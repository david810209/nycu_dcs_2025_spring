==> flow/design.v <==
module SDMA(
	clk            	,	
	rst_n          	,	
	pat_valid       ,	
	pat_ready       ,
    cmd             ,	
    sdma_valid     	,
    sdma_ready      ,    
	dout			,
    awaddr_m_inf    ,
    awvalid_m_inf   ,
    awready_m_inf   ,
    wdata_m_inf     ,
    wvalid_m_inf    ,
    wready_m_inf    ,
    bresp_m_inf     ,
    bvalid_m_inf    ,
    bready_m_inf    ,
    araddr_m_inf    ,
    arvalid_m_inf   ,         
    arready_m_inf   , 
    rdata_m_inf     ,
    rvalid_m_inf    ,
    rready_m_inf 
);
parameter ADDR_WIDTH = 32;       
parameter DATA_WIDTH = 128;      
input clk, rst_n;
input pat_valid, pat_ready;
input [31:0] cmd;
output reg sdma_valid, sdma_ready;
output reg [7:0] dout;
output reg [ADDR_WIDTH-1:0]     awaddr_m_inf;
output reg                      awvalid_m_inf;
input  wire                      awready_m_inf;
output reg [DATA_WIDTH-1:0]  wdata_m_inf;
output reg                   wvalid_m_inf;
input  wire                   wready_m_inf;
input  wire  [1:0]            bresp_m_inf;
input  wire                   bvalid_m_inf;
output reg                   bready_m_inf;
output reg [ADDR_WIDTH-1:0]     araddr_m_inf;
output reg                      arvalid_m_inf;
input  wire                      arready_m_inf;
input wire [DATA_WIDTH-1:0]      rdata_m_inf;
input wire                       rvalid_m_inf;
output reg                      rready_m_inf;
localparam IDLE = 3'b00,
            READ = 3'b001, 
            WRITE = 3'b010,
            WAIT_READ = 3'b011,
            WAIT_WRITE = 3'b100,
            WAIT_PAT = 3'b101;
reg [2:0] state , next_state;
reg [127:0] dram_data_buffer;
reg [31:0] cmd_buffer;
reg [7:0] addr_buffer;
wire op;
wire [3:0] word_byte_offset;
wire [7:0] data;
wire [7:0] addr_9_2;;
wire [31:0] addr_to_dram; 
reg [127:0] data_to_dram;
reg has_wready_m_inf, has_awready_m_inf;
wire cache_hit;
always @(posedge clk or negedge rst_n) begin
    if(!rst_n) state <= IDLE;
    else state <= next_state;
end
always @(*) begin
    case(state)
        IDLE: begin
            if(pat_valid) begin
                if(cache_hit) next_state = cmd[31] ? WRITE : WAIT_PAT;
                else next_state = READ;
            end
            else next_state = IDLE;
        end
        READ: begin
            if(arready_m_inf) next_state = WAIT_READ;
            else next_state = READ;
        end
        WRITE: begin
            if(has_wready_m_inf && has_awready_m_inf) next_state = WAIT_WRITE;
            else next_state = WRITE;
        end
        WAIT_READ: begin
            if(rvalid_m_inf) next_state = (op) ? WRITE : WAIT_PAT;
            else next_state = WAIT_READ;
        end
        WAIT_WRITE: begin
            if(bvalid_m_inf) next_state = WAIT_PAT;
            else next_state = WAIT_WRITE;
        end
        WAIT_PAT: begin
            if(pat_ready) next_state = IDLE;
            else next_state = WAIT_PAT;
        end
        default: next_state = IDLE;
    endcase
end
always @(posedge clk or negedge rst_n) begin
    if(!rst_n) cmd_buffer <= 32'b0;
    else if(state == IDLE && pat_valid) cmd_buffer <= cmd;
    else cmd_buffer <= cmd_buffer;
end
assign op = cmd_buffer[31];
assign data = cmd_buffer[7:0];
assign word_byte_offset = cmd_buffer[22:19];
assign addr_9_2 = cmd_buffer[30:23];
assign addr_to_dram = state == IDLE ? {20'b0, 2'b10, cmd[30:23], 2'b00} : {20'b0, 2'b10, addr_9_2, 2'b00};
always @(*) begin
    data_to_dram = dram_data_buffer;
    data_to_dram[word_byte_offset * 8 +: 8] = data;
end
always @(posedge clk or negedge rst_n) begin
    if(!rst_n) dram_data_buffer <= 128'b0;
    else if(state == WAIT_READ && rvalid_m_inf)dram_data_buffer <= rdata_m_inf;
    else if(state == WAIT_WRITE) dram_data_buffer <= data_to_dram;
    else dram_data_buffer <= dram_data_buffer;
end
always @(posedge clk or negedge rst_n) begin
    if(!rst_n) addr_buffer <= 8'b0;
    else if(state == WAIT_READ && rvalid_m_inf) addr_buffer <= addr_9_2;
    else addr_buffer <= addr_buffer;
end
assign cache_hit = (addr_buffer == cmd[30:23]) ? 1'b1 : 1'b0;
always @(*) begin
    sdma_ready = state == IDLE;
end
always @(posedge clk or negedge rst_n) begin
    if(!rst_n) sdma_valid <= 1'b0;
    else if(state == WAIT_WRITE && bvalid_m_inf) sdma_valid <= 1'b1;
    else if(state == WAIT_PAT && !pat_ready) sdma_valid <= 1'b1;
    else sdma_valid <= 1'b0;
end
always @(posedge clk or negedge rst_n) begin
    if(!rst_n) dout <= 8'b0;
    else if((state == IDLE && pat_valid && cache_hit) || (state == WAIT_PAT && !pat_ready)) begin
        case (word_byte_offset)
            0: dout <= dram_data_buffer[7:0];
            1: dout <= dram_data_buffer[15:8];
            2: dout <= dram_data_buffer[23:16];
            3: dout <= dram_data_buffer[31:24];
            4: dout <= dram_data_buffer[39:32];
            5: dout <= dram_data_buffer[47:40];
            6: dout <= dram_data_buffer[55:48];
            7: dout <= dram_data_buffer[63:56];
            8: dout <= dram_data_buffer[71:64];
            9: dout <= dram_data_buffer[79:72];
            10: dout <= dram_data_buffer[87:80];
            11: dout <= dram_data_buffer[95:88];
            12: dout <= dram_data_buffer[103:96];
            13: dout <= dram_data_buffer[111:104];
            14: dout <= dram_data_buffer[119:112];
            15: dout <= dram_data_buffer[127:120];
            default: dout <= 8'b0;
        endcase
    end
    else if(state == WAIT_PAT && !pat_ready)  dout <= dout;
    else dout <= 8'b0;
end
always @(posedge clk or negedge rst_n) begin
    if(!rst_n) awvalid_m_inf <= 1'b0;
    else if(state == WRITE && ((!awready_m_inf && !has_awready_m_inf))) awvalid_m_inf <= 1'b1;
    else awvalid_m_inf <= 1'b0;
end
always @(posedge clk or negedge rst_n) begin
    if(!rst_n) awaddr_m_inf <= 32'b0;
    else if(state == WRITE) awaddr_m_inf <= addr_to_dram;
    else awaddr_m_inf <= 32'b0;
end
always @(posedge clk or negedge rst_n) begin
    if(!rst_n) wvalid_m_inf <= 1'b0;
    else if(state == WRITE && (!has_wready_m_inf && !wready_m_inf))  wvalid_m_inf <= 1'b1;
    else wvalid_m_inf <= 1'b0;
end
always @(posedge clk or negedge rst_n) begin
    if(!rst_n) wdata_m_inf <= 128'b0;
    else if(state == WRITE) wdata_m_inf <= data_to_dram;
    else wdata_m_inf <= 128'b0;
end
always @(posedge clk or negedge rst_n) begin
    if(!rst_n) bready_m_inf <= 1'b0;
    else if(state == WAIT_WRITE && bvalid_m_inf) bready_m_inf <= 1'b1;
    else bready_m_inf <= 1'b0;
end
always @(posedge clk or negedge rst_n) begin
    if(!rst_n) arvalid_m_inf <= 1'b0;
    else if(next_state == READ) arvalid_m_inf <= 1'b1;
    else arvalid_m_inf <= 1'b0;
end
always @(posedge clk or negedge rst_n) begin
    if(!rst_n) araddr_m_inf <= 32'b0;
    else if(next_state == READ) araddr_m_inf <= addr_to_dram;
    else araddr_m_inf <= 32'b0;
end
always @(posedge clk or negedge rst_n) begin
    if(!rst_n) rready_m_inf <= 1'b0;
    else if(next_state == WAIT_READ) rready_m_inf <= 1'b1;
    else rready_m_inf <= 1'b0;
end
always @(posedge clk or negedge rst_n) begin
    if(!rst_n)  has_wready_m_inf <= 1'b0;
    else if(state == WRITE) begin
        if(wready_m_inf) has_wready_m_inf <= 1'b1;
        else has_wready_m_inf <= has_wready_m_inf;
    end
    else has_wready_m_inf <= 1'b0;
end
always @(posedge clk or negedge rst_n) begin
    if(!rst_n)  has_awready_m_inf <= 1'b0;
    else if(state == WRITE) begin
        if(awready_m_inf) has_awready_m_inf <= 1'b1;
        else has_awready_m_inf <= has_awready_m_inf;
    end
    else has_awready_m_inf <= 1'b0;
end
endmodule
From RTL to reports: SDMA
What the tools print for SDMA, step after step.
Lines are those of the file above, counted from 1.
Library cell names are shortened.
{ "design": {"top": "SDMA", "clock_port": "clk", "library": "sky130hd", "corner": "tt_025C_1v80"} }

After elaboration
Source: Yosys, flattened and elaborated, memories not mapped. Widths are those after wreduce. Registers that Yosys merges into a memory's read port (data or address) are not register bits. Print and check cells do not count. Equal cells are merged and count once.
{ "bits": {"word_cells": 98, "output_inout_bits": 207, "register_bits": 339, "input_bits": 171} }
{ "classes": {"addsub": 1, "logic": 3, "reduce_logical": 19, "n_shift": 2, "mux": 31, "n_eq": 26} }
{ "op_table": {"columns": ["op", "n"], "rows": [
  ["128-bit two-way mux", 3],
  ["128-bit AND", 1],
  ["128-bit bitwise OR", 1],
  ["128-bit NOT", 1],
  ["8-bit by 33-bit variable shift with 128-bit output", 1],
  ["8-bit by 33-bit variable shift with 128-bit output (first input constant)", 1],
  ["8-bit case mux with 16-bit select", 1],
  ["7-bit negator with 33-bit output", 1],
  ["4-bit == test (second input constant)", 8],
  ["12-bit two-way mux", 2],
  ["3-bit two-way mux", 7],
  ["3-bit case mux with 6-bit select", 1],
  ["4-bit by 3-bit == test with 1-bit output (second input constant)", 4],
  ["8-bit two-way mux", 2],
  ["1-bit two-way mux", 13],
  ["1-bit logical AND", 10],
  ["10-bit two-way mux", 1],
  ["3-bit by 2-bit == test with 1-bit output (second input constant)", 3],
  ["4-bit by 2-bit == test with 1-bit output (second input constant)", 2],
  ["8-bit == test", 1],
  ["2-bit != test (second input constant)", 3],
  ["3-bit by 1-bit == test with 1-bit output (second input constant)", 2],
  ["3-bit == test (second input constant)", 2],
  ["1-bit logical NOT", 5],
  ["4-bit by 1-bit == test with 1-bit output (second input constant)", 1],
  ["4-bit logical NOT", 1],
  ["3-bit logical NOT", 1],
  ["2-bit nonzero test", 1]
]} }
Other operator kinds: 2; their cells: 2.

Longest topological paths
Longest topological path by Yosys (ltp), each cell counted once; first at word level (registers and memories cut), then after technology mapping (sequential cells cut; the memories' decode and read muxes count).
{ "depth": {"ltp_word": 7, "ABC_AREA": 0, "mapped_depth": 13, "mapped_depth_nobuf": 7} }

After synthesis
The flow's flattened synthesis, as Yosys stat reports it; memories are mapped. The netlist is that of the ABC_AREA named above (0 if unset); the other value can give another one.
{ "by_type": {"columns": ["cell", "n", "area_total_um2"], "rows": [
  ["dfrtp_1", 323, 8.08E+03],
  ["mux2i_1", 194, 1.94E+03],
  ["o21ai_0", 197, 985.946],
  ["nand2_1", 241, 904.618],
  ["a21boi_0", 75, 563.04],
  ["nor2b_1", 70, 437.92],
  ["buf_4", 56, 420.403],
  ["clkbuf_1", 110, 412.896],
  ["mux2_2", 21, 236.477],
  ["a22oi_1", 28, 210.202],
  ["a21oi_1", 24, 120.115],
  ["nor2_1", 27, 101.347],
  ["nand3_1", 20, 100.096],
  ["a222oi_1", 7, 70.067],
  ["xor2_1", 8, 70.067],
  ["nor3_4", 4, 65.062],
  ["ha_1", 5, 62.56],
  ["nor3_1", 11, 55.053]
]} }
Other cell types: 50; their cells: 119.
{ "mapped": {"n_buf": 178, "yosys_area_um2": 15771.4, "flip_flops": 324, "stdcells": 1540, "seq_area_um2": 8109.0} }

Worst setup path after synthesis
OpenSTA on the mapped netlist: ideal clock, no wires. The path of least setup slack (recovery checks aside). Input and output delay are each 20% of the period. Register names are those of the netlist, which keeps one name where synthesis merged equal registers.
{ "synth_path": {"kind": "flip-flop to flip-flop", "start": "register cmd_buffer[21]", "end": "register dram_data_buffer[0]", "period_ns": 4.81, "t_arrival_ns": 2.790, "delay_ns": 2.923, "setup_time_ns": 0.133, "setup_slack_ns": 1.887, "path_buffers": 5, "required_time_ns": 4.677, "driving_pins": 13, "t_first_pin_ns": 0.000, "period_less_setup_slack_ns": 2.923} }
"delay_ns" is the arrival time less input delay plus setup time.
"driving_pins": output pins that drive a net of the path, with the launching flip-flop's if there is one; two outputs of one cell count as two.
"period_less_setup_slack_ns" is the clock period less the worst setup slack; recovery checks do not enter. This is arithmetic on one report: input and output delays are still those of the set period (20% each).
The rows between start and end are the longest chain of elaborated cells between them; the timing report does not say that the signal goes this way. Where chains are equally long, one stands for them.
Each line given opens the expression or statement behind the cell; cells for indexed reads and writes are added by Yosys, which also makes memories of some case tables.
A register here has more assigning lines than the two given.
{ "synth_via": {"cell_sequence": "dfrtp_1 -> buf_4 -> clkbuf_1 -> clkbuf_1 -> nor3_1 -> ha_1 -> clkbuf_1 -> or4b_1 -> nor3_1 -> buf_4 -> nand2_4 -> mux2i_1 -> o21ai_0", "elab_chain_len": 7, "cells_between": 8, "cone_lines": 3, "classes_between": "add/sub (1); shift (2); mux (2); logic (3)"} }
{ "synth_rtl": {"columns": ["element", "line", "text"], "rows": [
  ["start, declared", 56, "reg [31:0] cmd_buffer;"],
  ["start, assigned", 104, "else if(state == IDLE && pat_valid) cmd_buffer <= cmd;"],
  ["start, assigned", 105, "else cmd_buffer <= cmd_buffer;"],
  ["7-bit negator with 33-bit output", 114, "data_to_dram[word_byte_offset * 8 +: 8] = data;"],
  ["8-bit by 33-bit variable shift with 128-bit output", 114, null],
  ["128-bit NOT", 114, null],
  ["128-bit AND", 114, null],
  ["128-bit bitwise OR", 114, null],
  ["128-bit two-way mux", 119, "else if(state == WAIT_WRITE) dram_data_buffer <= data_to_dram;"],
  ["128-bit two-way mux", 118, "else if(state == WAIT_READ && rvalid_m_inf)dram_data_buffer <= rdata_m_inf;"],
  ["end, assigned", 118, null],
  ["end, assigned", 119, null],
  ["end, declared", 55, "reg [127:0] dram_data_buffer;"]
]} }

Timing after layout
From the final timing report of flow run A: the path of least setup slack in the routed layout; clock arrival at registers is part of the times.
{ "layout_path": {"kind": "flip-flop to flip-flop", "start": "register cmd_buffer[20]", "end": "register dram_data_buffer[57]", "driving_pins": 8, "setup_slack_ns": 0.26, "required_time_ns": 3.69, "t_arrival_ns": 3.43, "setup_time_ns": 0.12, "period_ns": 3.27, "path_buffers": 0, "t_first_pin_ns": 0.53} }
The rows between start and end are the longest chain of elaborated cells between them; the timing report does not say that the signal goes this way. Where chains are equally long, one stands for them.
A register here has more assigning lines than the two given.
{ "layout_via": {"cell_sequence": "dfrtp_1 -> inv_1 -> ha_1 -> or3b_1 -> nand3_2 -> nor3_4 -> mux2i_1 -> o21ai_0", "elab_chain_len": 7, "cells_between": 8, "cone_lines": 3, "classes_between": "add/sub (1); shift (2); mux (2); logic (3)"} }
{ "layout_rtl": {"columns": ["element", "line", "text"], "rows": [
  ["start, declared", 56, "reg [31:0] cmd_buffer;"],
  ["start, assigned", 104, "else if(state == IDLE && pat_valid) cmd_buffer <= cmd;"],
  ["start, assigned", 105, "else cmd_buffer <= cmd_buffer;"],
  ["7-bit negator with 33-bit output", 114, "data_to_dram[word_byte_offset * 8 +: 8] = data;"],
  ["8-bit by 33-bit variable shift with 128-bit output", 114, null],
  ["128-bit NOT", 114, null],
  ["128-bit AND", 114, null],
  ["128-bit bitwise OR", 114, null],
  ["128-bit two-way mux", 119, "else if(state == WAIT_WRITE) dram_data_buffer <= data_to_dram;"],
  ["128-bit two-way mux", 118, "else if(state == WAIT_READ && rvalid_m_inf)dram_data_buffer <= rdata_m_inf;"],
  ["end, assigned", 118, null],
  ["end, assigned", 119, null],
  ["end, declared", 55, "reg [127:0] dram_data_buffer;"]
]} }

## Implementation results

Top module SDMA; platform sky130hd; tools Yosys and OpenROAD; 2 stored runs in no particular order. Input and output delays are each 20% of the period that was set; the output load is 0.01 pF.
"timing.achieved_period_ns" means the clock period less the worst setup slack. The figure is calculated, with input and output delays left at 20% of the set period.
"worst_setup_path_time_ns": the worst setup path's part of the clock period (all of it between registers, 20% less for each end at a port) less its slack. A launch clock that arrives late makes it longer, a capture clock that arrives late makes it shorter.

Flow run A
==> flow/run.sh <==
#!/bin/bash
# the make line also repeats the synthesis and layout settings of config.mk as NAME=value (left out here)
make -C /OpenROAD-flow-scripts/flow DESIGN_CONFIG=/design/flow/config.mk WORK_HOME=/design/flow/orfs CLKGATE_MAP_FILE= finish
==> flow/config.mk <==
export PLATFORM = sky130hd
export DESIGN_NAME = SDMA
export DESIGN_NICKNAME = SDMA
export VERILOG_FILES = /design/flow/design.v
export SDC_FILE = /design/flow/constraint.sdc
export NUM_CORES = 4
export LEC_CHECK = 0
export CAP_MARGIN = 20
export CORE_MARGIN = 2
export CORE_UTILIZATION = 40
export SETUP_SLACK_MARGIN = 0.02
export SLEW_MARGIN = 20
==> flow/constraint.sdc <==
create_clock -name core_clock -period 3.27 [get_ports {clk}]
set_input_delay 0.6540 -clock core_clock [delete_from_list [all_inputs] [get_ports {clk}]]
set_output_delay 0.6540 -clock core_clock [all_outputs]
set_load 0.01 [all_outputs]

==> results of flow run A, as JSON <==
{
  "post_synth_area_um2": 15771.4,
  "die_um2": 41032.6,
  "layout_utilization_pct": 52.9,
  "timing.setup.ws_ns": 0.258,
  "timing.setup.tns_ns": 0.000,
  "timing.achieved_period_ns": 3.012,
  "worst_setup_path_time_ns": 3.01,
  "worst_setup_path_type": "flip-flop to flip-flop"
}

Flow run B
==> flow/run.sh <==
#!/bin/bash
# the make line also repeats the synthesis and layout settings of config.mk as NAME=value (left out here)
make -C /OpenROAD-flow-scripts/flow DESIGN_CONFIG=/design/flow/config.mk WORK_HOME=/design/flow/orfs CLKGATE_MAP_FILE= finish
==> flow/config.mk <==
export PLATFORM = sky130hd
export DESIGN_NAME = SDMA
export DESIGN_NICKNAME = SDMA
export VERILOG_FILES = /design/flow/design.v
export SDC_FILE = /design/flow/constraint.sdc
export NUM_CORES = 4
export LEC_CHECK = 0
export ABC_AREA = 0
export CAP_MARGIN = 15
export CELL_PAD_IN_SITES_DETAIL_PLACEMENT = 2
export CORE_MARGIN = 2
export CORE_UTILIZATION = 26
export CTS_CLUSTER_DIAMETER = 184
export CTS_CLUSTER_SIZE = 19
export PLACE_DENSITY_LB_ADDON = 0.01
export SETUP_SLACK_MARGIN = 0.6
export SLEW_MARGIN = 20
export TNS_END_PERCENT = 95
==> flow/constraint.sdc <==
create_clock -name core_clock -period 3.27 [get_ports {clk}]
set_input_delay 0.6540 -clock core_clock [delete_from_list [all_inputs] [get_ports {clk}]]
set_output_delay 0.6540 -clock core_clock [all_outputs]
set_load 0.01 [all_outputs]

==> results of flow run B, as JSON <==
{
  "post_synth_area_um2": 15771.4,
  "die_um2": 62645.1,
  "layout_utilization_pct": 34.4,
  "timing.setup.ws_ns": 0.697,
  "timing.setup.tns_ns": 0.000,
  "timing.achieved_period_ns": 2.573,
  "worst_setup_path_time_ns": 1.92,
  "worst_setup_path_type": "flip-flop to output port"
}
