==> flow/design.v <==
module VM(
    input wire clk,
    input wire rst_n,
    input wire in_price_valid,
    input wire in_coin_valid,
    input wire [4:0] in_price,
    input wire [5:0] in_coin,
    input wire in_refund_coin,
    input wire [2:0] in_buy_item,
    output reg out_valid,
    output reg [3:0] out_result,
    output reg [5:0] out_num
);
localparam  IDLE = 2'b00;
localparam  INPUT = 2'b01;
localparam  OUTPUT = 2'b10;
integer i;
reg [1:0] state, next_state;
reg [4:0] price[0:6];
reg [5:0] buy_cnt[0:5];
reg [2:0] input_cnt;
reg [8:0] current_money;
reg [2:0] output_cnt;
reg [2:0] in_buy_item_reg;
reg insufficient_coin_reg;
reg not_refund_coin;
reg [3:0] div_result_50_reg, div_result_20_reg, div_result_10_reg, div_result_5_reg, rem_result_5_reg;
wire insufficient_coin;
wire [4:0] item_price;
wire [5:0] rem_result_50 , rem_result_20, rem_result_10, rem_result_5;
wire [3:0] div_result_50, div_result_20, div_result_10, div_result_5;
always @(posedge clk or negedge rst_n) begin
    if(!rst_n) state <= IDLE;
    else state <= next_state;
end
always @(*) begin
    case (state)
        IDLE: next_state = in_coin_valid ? INPUT : IDLE;
        INPUT: next_state = !in_coin_valid ? OUTPUT : INPUT;
        OUTPUT: next_state = output_cnt == 3'd5 ? IDLE : OUTPUT;
        default: next_state = IDLE;
    endcase
end
always @(posedge clk or negedge rst_n) begin
    if(!rst_n) input_cnt <= 0;
    else if(state == IDLE && in_price_valid) input_cnt <= input_cnt + 1;
    else  input_cnt <= 0;
end
always @(posedge clk) begin
    price[0] <= 0;
    if(state == IDLE && in_price_valid) price[input_cnt + 1] <= in_price;
end
always @(posedge clk) begin
    if(state == IDLE && in_price_valid) for(i = 0; i < 6; i = i + 1) buy_cnt[i] <= 0;
    else if(state == INPUT && !in_coin_valid && !insufficient_coin && !in_refund_coin) buy_cnt[in_buy_item-1] <= buy_cnt[in_buy_item-1] + 1;
end
always @(posedge clk or negedge rst_n) begin
    if(!rst_n) current_money <= 0;
    else if(next_state == INPUT) current_money <= current_money + in_coin;
    else if(state == INPUT && !in_coin_valid && !insufficient_coin) current_money <= current_money - item_price;
    else if(state == IDLE && !not_refund_coin) current_money <= 0;
    else current_money <= current_money; 
end
always @(posedge clk or negedge rst_n) begin
    if(!rst_n) in_buy_item_reg <= 0;
    else in_buy_item_reg <= in_buy_item;
end
assign item_price = price[in_buy_item];
assign insufficient_coin = current_money < item_price;
div_rem div_rem_50 (.current_money(current_money), .div_num(6'd50), .div_result(div_result_50), .rem_result(rem_result_50));
div_rem div_rem_20 (.current_money({3'b0, rem_result_50}), .div_num(6'd20), .div_result(div_result_20), .rem_result(rem_result_20));
div_rem div_rem_10 (.current_money({3'b0, rem_result_20}), .div_num(6'd10), .div_result(div_result_10), .rem_result(rem_result_10));
div_rem div_rem_5 (.current_money({3'b0, rem_result_10}), .div_num(6'd5), .div_result(div_result_5), .rem_result(rem_result_5));
always @(posedge clk or negedge rst_n) begin
    if(!rst_n) begin
        div_result_50_reg <= 0;
        div_result_20_reg <= 0;
        div_result_10_reg <= 0;
        div_result_5_reg <= 0;
        rem_result_5_reg <= 0;
    end
    else   begin
        div_result_50_reg <= div_result_50;
        div_result_20_reg <= div_result_20;
        div_result_10_reg <= div_result_10;
        div_result_5_reg <= div_result_5;
        rem_result_5_reg <= rem_result_5[3:0];
    end
end
always @(posedge clk) begin
    if(state == INPUT) insufficient_coin_reg <= insufficient_coin;
    else insufficient_coin_reg <= insufficient_coin_reg;
end
always @(posedge clk or negedge rst_n) begin
    if(!rst_n) not_refund_coin <= 0;
    else if(state == INPUT && !in_coin_valid && insufficient_coin) not_refund_coin <= 1;
    else if(state == INPUT && !in_coin_valid && !insufficient_coin) not_refund_coin <= 0;
    else not_refund_coin <= not_refund_coin;
end
always @(posedge clk or negedge rst_n) begin
    if(!rst_n) output_cnt <= 0;
    else if(state == OUTPUT) output_cnt <= output_cnt + 1;
    else output_cnt <= 0;
end
always @(*) begin
    if(!rst_n) out_num = 0;
    else out_num = buy_cnt[output_cnt];
end
always @(*) begin
    if(insufficient_coin_reg) out_result = 0;
    else begin
        case(output_cnt) 
            0: out_result = in_buy_item_reg;
            1: out_result = div_result_50_reg;
            2: out_result = div_result_20_reg;
            3: out_result = div_result_10_reg;
            4: out_result = div_result_5_reg;
            5: out_result = rem_result_5_reg;
            default: out_result = 0;
    endcase
    end
end
always @(*) begin
    if(state == OUTPUT) out_valid = 1;
    else out_valid = 0;
end
endmodule
module div_rem(
    input [8:0] current_money,
    input [5:0] div_num,
    output [3:0] div_result,
    output [5:0] rem_result
)
;
    assign div_result = current_money / div_num;
    assign rem_result = current_money % div_num;
endmodule
* Step by step through the tools: VM
The steps from the RTL of VM to its reports follow in flow order. Line numbers count from 1 in the design file above. Operators carry their Yosys type and port widths (W data, S select, Z words). Cell names lack the library's common part. A cell with - has no value.
Inputs: top VM, clock port clk, standard-cell library sky130hd, timing corner tt_025C_1v80

* After elaboration
Counts by Yosys on the flattened word-level netlist (proc, flatten, opt, wreduce; memories kept). Register bits leave out memories and registers merged into their read ports (data or address). Print and check cells are left out. Cells with the same type and inputs are merged into one. Memory sizes are those after Yosys's memory passes, which may raise the word count (mostly to a power of two), join words into wider ones and drop unused or constant bits.
Storage and ports: word-level cells 79, memory cells 2, flip-flop bits (word level) 42, output and inout bits 11, RAM bits 83, input port bits 19
Memories:
- buy_cnt | depth 8, bits a word 6, line 20 | reg [5:0] buy_cnt[0:5];
- price | depth 7, bits a word 5, line 19 | reg [4:0] price[0:6];
Operators by class: add/sub/neg operators 6, equal/unequal tests 8, reduce/logical cells 15, div/mod/pow operators 8, muxes and demuxes 27, $lt $le $gt $ge 1
Operators with widths (number):
- $div A9 B6 Y9 const B | 1
- $mod A9 B6 Y9 const B | 1
- $div A6 B5 Y9 const B | 1
- $mod A6 B5 Y9 const B | 1
- $div A6 B4 Y9 const B | 1
- $mod A6 B4 Y9 const B | 1
- $div A6 B3 Y9 const B | 1
- $mod A6 B3 Y9 const B | 1
- $mux W9 | 3
- $pmux W4 S6 | 1
- $mux W6 | 4
- $mux W3 | 6
- $sub A9 B5 Y9 | 1
- $lt A9 B5 Y1 | 1
- $add A9 B6 Y9 | 1
- $mux W1 | 8
- $logic_and A1 B1 Y1 | 6
- $add A3 B1 Y3 const B | 2
- $eq A3 B2 Y1 const B | 2
- $eq A3 B3 Y1 const B | 2
- $add A6 B1 Y6 const B | 1
- $reduce_or A6 Y1 | 1
- $pmux W2 S3 | 1
- $mux W5 | 1
- $logic_not A1 Y1 | 4
- $eq A2 B1 Y1 const B | 2
- $mux W4 | 1
- $mux W2 | 2
Not listed: further kinds 7, cells in them 7.

* Logic depth
Yosys ltp: most cells in a row. Word level: on the elaborated netlist, between registers, memories and ports. Mapped: between sequential cells and ports; inverters and the memories' decode and read muxes count.
Logic depth: word-level depth 8, ABC_AREA 0, gate-level depth with buffers 57, depth with buffers taken out 54

* Synthesis result
The flow's flattened synthesis, as Yosys stat reports it; memories are mapped. The netlist is that of the ABC_AREA named above (0 if unset); the other value can give another one.
Cells by type:
- edfxtp_1 | number 79, area in all 2.37E+03 sq um
- dfrtp_1 | number 38, area in all 950.912 sq um
- mux4_2 | number 29, area in all 653.126 sq um
- ha_1 | number 36, area in all 450.432 sq um
- nand2_1 | number 83, area in all 311.549 sq um
- nor2_1 | number 78, area in all 292.781 sq um
- mux2i_1 | number 17, area in all 170.163 sq um
- inv_1 | number 43, area in all 161.405 sq um
- a21oi_1 | number 31, area in all 155.149 sq um
- o21ai_0 | number 29, area in all 145.139 sq um
- nand3_1 | number 28, area in all 140.134 sq um
- a21o_1 | number 18, area in all 135.13 sq um
- xnor2_1 | number 14, area in all 122.618 sq um
- nor3_1 | number 22, area in all 110.106 sq um
- dfxtp_1 | number 5, area in all 100.096 sq um
- a31oi_1 | number 15, area in all 93.84 sq um
- and2_1 | number 15, area in all 93.84 sq um
- mux2_2 | number 7, area in all 78.826 sq um
Other cell types: 101; their cells: 281.
Synthesis totals: buffer cells 32, flip-flop cells 123, cells in the netlist 868, synthesis area 8938.6 sq um, sequential part of the area 3449.6 sq um
The figures by module come from a second, unflattened synthesis with its own total; it is not the netlist above.
Unflattened totals: cell total of the unflattened synthesis 1494, area total of the unflattened synthesis 14301.2 sq um
Rows give one instance, submodules left out.
Modules:
- div_rem | cells 257, area 2042.0 sq um, instances 4, seq. area 0.0 sq um
- VM | cells 466, area 6133.4 sq um, instances 1, seq. area 3524.6 sq um

* Path before layout
OpenSTA on the mapped netlist: ideal clock, no wires. The path of least setup slack (recovery checks aside). Input and output delay are each 20% of the period. Register names are those of the netlist, which keeps one name where synthesis merged equal registers.
Timing post-synthesis: kind reg-to-reg, start register current_money[4], end register rem_result_5_reg[1], setup time 0.079 ns, driving pins on the path 54, period 14.1 ns, data arrival time 10.087 ns, path delay 10.166 ns, time at the first pin 0.000 ns, path buffers 1, required time 14.021 ns, slack 3.934 ns, synthesis period reached 10.166 ns
"path delay" = arrival - input delay + setup time. "driving pins on the path" counts driving pins, that of a launching flip-flop among them; a cell with two outputs on the path counts twice. "synthesis period reached" = period - worst setup slack (recovery checks aside). The figure is calculated, with input and output delays left at 20% of the set period. The rows between start and end are the longest chain of elaborated cells between them; the timing report does not say that the signal goes this way. Where chains are equally long, one stands for them. Each line given opens the expression or statement behind the cell; cells for indexed reads and writes are added by Yosys, which also makes memories of some case tables. A register here has more assigning lines than the two given.
On the way, post-synthesis: path through dfrtp_1 -> nor4b_4 -> or2_1 -> nand3b_4 -> mux2i_2 -> o22a_1 -> and3_1 -> ha_1 -> a21oi_1 -> nand3_1 -> o2111ai_1 -> a21o_1 -> a211oi_1 -> a21oi_1 -> ha_1 -> nand3_1 -> o211ai_1 -> and2_1 -> [18 not listed] -> inv_2 -> a21oi_2 -> nor2_1 -> inv_1 -> ha_1 -> o31ai_1 -> a31oi_2 -> nor2_4 -> xnor2_1 -> ha_1 -> o21ba_2 -> a32oi_1 -> a31oi_1 -> a2111o_1 -> o221ai_2 -> o211ai_2 -> a21oi_4 -> mux2i_1, length of the longest elaborated chain 4, elaborated cells on any way between the ends 4, source lines of those cells 1, classes of those cells div: 4
Ends and longest elaborated chain, post-synthesis:
- start, declared | line 22 | reg [8:0] current_money;
- start, assigned | line 59 | else if(next_state == INPUT) current_money <= current_money + in_coin;
- start, assigned | line 60 | else if(state == INPUT && !in_coin_valid && !insufficient_coin) current_money <= current_money - item_price;
- $mod A9 B6 Y9 | line 136 | assign rem_result = current_money % div_num;
- $mod A6 B5 Y9 | line 136
- $mod A6 B4 Y9 | line 136
- $mod A6 B3 Y9 | line 136
- end, assigned | line 80 | rem_result_5_reg <= 0;
- end, assigned | line 87 | rem_result_5_reg <= rem_result_5[3:0];
- end, declared | line 27 | reg [3:0] div_result_50_reg, div_result_20_reg, div_result_10_reg, div_result_5_reg, rem_result_5_reg;
Nets of the timed path that keep an RTL name, with a line that drives or declares them; the list need not be complete.
Nets with RTL names, path post-synthesis:
- div_rem_10.div_result[0] | line 135 | assign div_result = current_money / div_num;

* Path in the finished layout
Path of least setup slack in the final report of run 1 (OpenROAD, finished layout, wires in). Where an end is a register, its clock arrival counts in the times.
Timing post-layout: kind reg-to-reg, start register current_money[4], end register rem_result_5_reg[1], time at the first pin 0.41 ns, required time 12.93 ns, setup time 0.07 ns, slack 1.03 ns, path buffers 0, driving pins on the path 52, period 12.6 ns, data arrival time 11.90 ns
The rows between start and end are the longest chain of elaborated cells between them; the timing report does not say that the signal goes this way. Where chains are equally long, one stands for them. A register here has more assigning lines than the two given.
On the way, post-layout: path through dfrtp_2 -> nor4b_4 -> or2_1 -> nand3b_4 -> mux2i_2 -> o22a_1 -> and3_1 -> ha_1 -> a21oi_1 -> nand3_1 -> o211ai_1 -> nand2_1 -> mux2i_4 -> ha_1 -> nand3_1 -> o211ai_1 -> and2_1 -> o21bai_1 -> [16 not listed] -> inv_2 -> a21oi_2 -> nor2_1 -> inv_1 -> ha_1 -> o31ai_1 -> a31oi_2 -> nor2_4 -> xnor2_1 -> ha_1 -> o21ba_2 -> a32oi_1 -> a31oi_1 -> a2111o_1 -> o221ai_2 -> o211ai_2 -> a21oi_4 -> mux2i_1, length of the longest elaborated chain 4, elaborated cells on any way between the ends 4, source lines of those cells 1, classes of those cells div: 4
Ends and longest elaborated chain, post-layout:
- start, declared | line 22 | reg [8:0] current_money;
- start, assigned | line 59 | else if(next_state == INPUT) current_money <= current_money + in_coin;
- start, assigned | line 60 | else if(state == INPUT && !in_coin_valid && !insufficient_coin) current_money <= current_money - item_price;
- $mod A9 B6 Y9 | line 136 | assign rem_result = current_money % div_num;
- $mod A6 B5 Y9 | line 136
- $mod A6 B4 Y9 | line 136
- $mod A6 B3 Y9 | line 136
- end, assigned | line 80 | rem_result_5_reg <= 0;
- end, assigned | line 87 | rem_result_5_reg <= rem_result_5[3:0];
- end, declared | line 27 | reg [3:0] div_result_50_reg, div_result_20_reg, div_result_10_reg, div_result_5_reg, rem_result_5_reg;
Nets of the timed path that keep an RTL name, with a line that drives or declares them; the list need not be complete.
Nets with RTL names, path post-layout:
- div_rem_50.div_result[0] | line 135 | assign div_result = current_money / div_num;
- div_rem_10.div_result[0] | line 135

Data sheet: physical implementation of VM

Design VM on sky130hd. What follows are 2 stored runs of the flow, each under its own settings; their order means nothing. The constraints put input and output delay at 20% of the set period each and load the outputs with 0.01 pF.
By "achieved period" is meant the clock period of the run minus its worst setup slack. This is arithmetic on one report: input and output delays are still those of the set period (20% each).
"worst setup path time": the worst setup path's part of the clock period (all of it between registers, 20% less for each end at a port) less its slack. A launch clock that arrives late makes it longer, a capture clock that arrives late makes it shorter.

[run 1] flow files
==> flow/run.sh <==
#!/bin/bash
# the make line also repeats the synthesis and layout settings of config.mk as NAME=value (left out here)
make -C /OpenROAD-flow-scripts/flow DESIGN_CONFIG=/design/flow/config.mk WORK_HOME=/design/flow/orfs CLKGATE_MAP_FILE= finish
==> flow/config.mk <==
export PLATFORM = sky130hd
export DESIGN_NAME = VM
export DESIGN_NICKNAME = VM
export VERILOG_FILES = /design/flow/design.v
export SDC_FILE = /design/flow/constraint.sdc
export NUM_CORES = 4
export LEC_CHECK = 0
export CAP_MARGIN = 20
export CORE_MARGIN = 2
export CORE_UTILIZATION = 40
export SLEW_MARGIN = 20
==> flow/constraint.sdc <==
create_clock -name core_clock -period 12.6 [get_ports {clk}]
set_input_delay 2.5200 -clock core_clock [delete_from_list [all_inputs] [get_ports {clk}]]
set_output_delay 2.5200 -clock core_clock [all_outputs]
set_load 0.01 [all_outputs]

[run 1] result: die footprint 23557.6 sq um; smallest setup slack 1.030 ns; post-synthesis cell area 8938.6 sq um; worst setup path time 11.57 ns; worst setup path kind reg-to-reg; final worst hold slack 0.491 ns; achieved period 11.570 ns; standard-cell area of the final layout 10112.2 sq um; utilization in the final report 0.462; total negative slack 0.000 ns

[run 2] flow files
==> flow/run.sh <==
#!/bin/bash
# the make line also repeats the synthesis and layout settings of config.mk as NAME=value (left out here)
make -C /OpenROAD-flow-scripts/flow DESIGN_CONFIG=/design/flow/config.mk WORK_HOME=/design/flow/orfs CLKGATE_MAP_FILE= finish
==> flow/config.mk <==
export PLATFORM = sky130hd
export DESIGN_NAME = VM
export DESIGN_NICKNAME = VM
export VERILOG_FILES = /design/flow/design.v
export SDC_FILE = /design/flow/constraint.sdc
export NUM_CORES = 4
export LEC_CHECK = 0
export CAP_MARGIN = 20
export CORE_MARGIN = 2
export CORE_UTILIZATION = 36
export CTS_CLUSTER_DIAMETER = 75
export MIN_ROUTING_LAYER = met1
export SETUP_SLACK_MARGIN = 1.56
export SLEW_MARGIN = 20
==> flow/constraint.sdc <==
create_clock -name core_clock -period 5.99 [get_ports {clk}]
set_input_delay 1.1980 -clock core_clock [delete_from_list [all_inputs] [get_ports {clk}]]
set_output_delay 1.1980 -clock core_clock [all_outputs]
set_load 0.01 [all_outputs]

[run 2] result: die footprint 26106.5 sq um; smallest setup slack -3.325 ns; post-synthesis cell area 8938.6 sq um; worst setup path time 9.31 ns; worst setup path kind reg-to-reg; final worst hold slack 0.493 ns; achieved period 9.315 ns; standard-cell area of the final layout 13125.1 sq um; utilization in the final report 0.54; total negative slack -22.528 ns
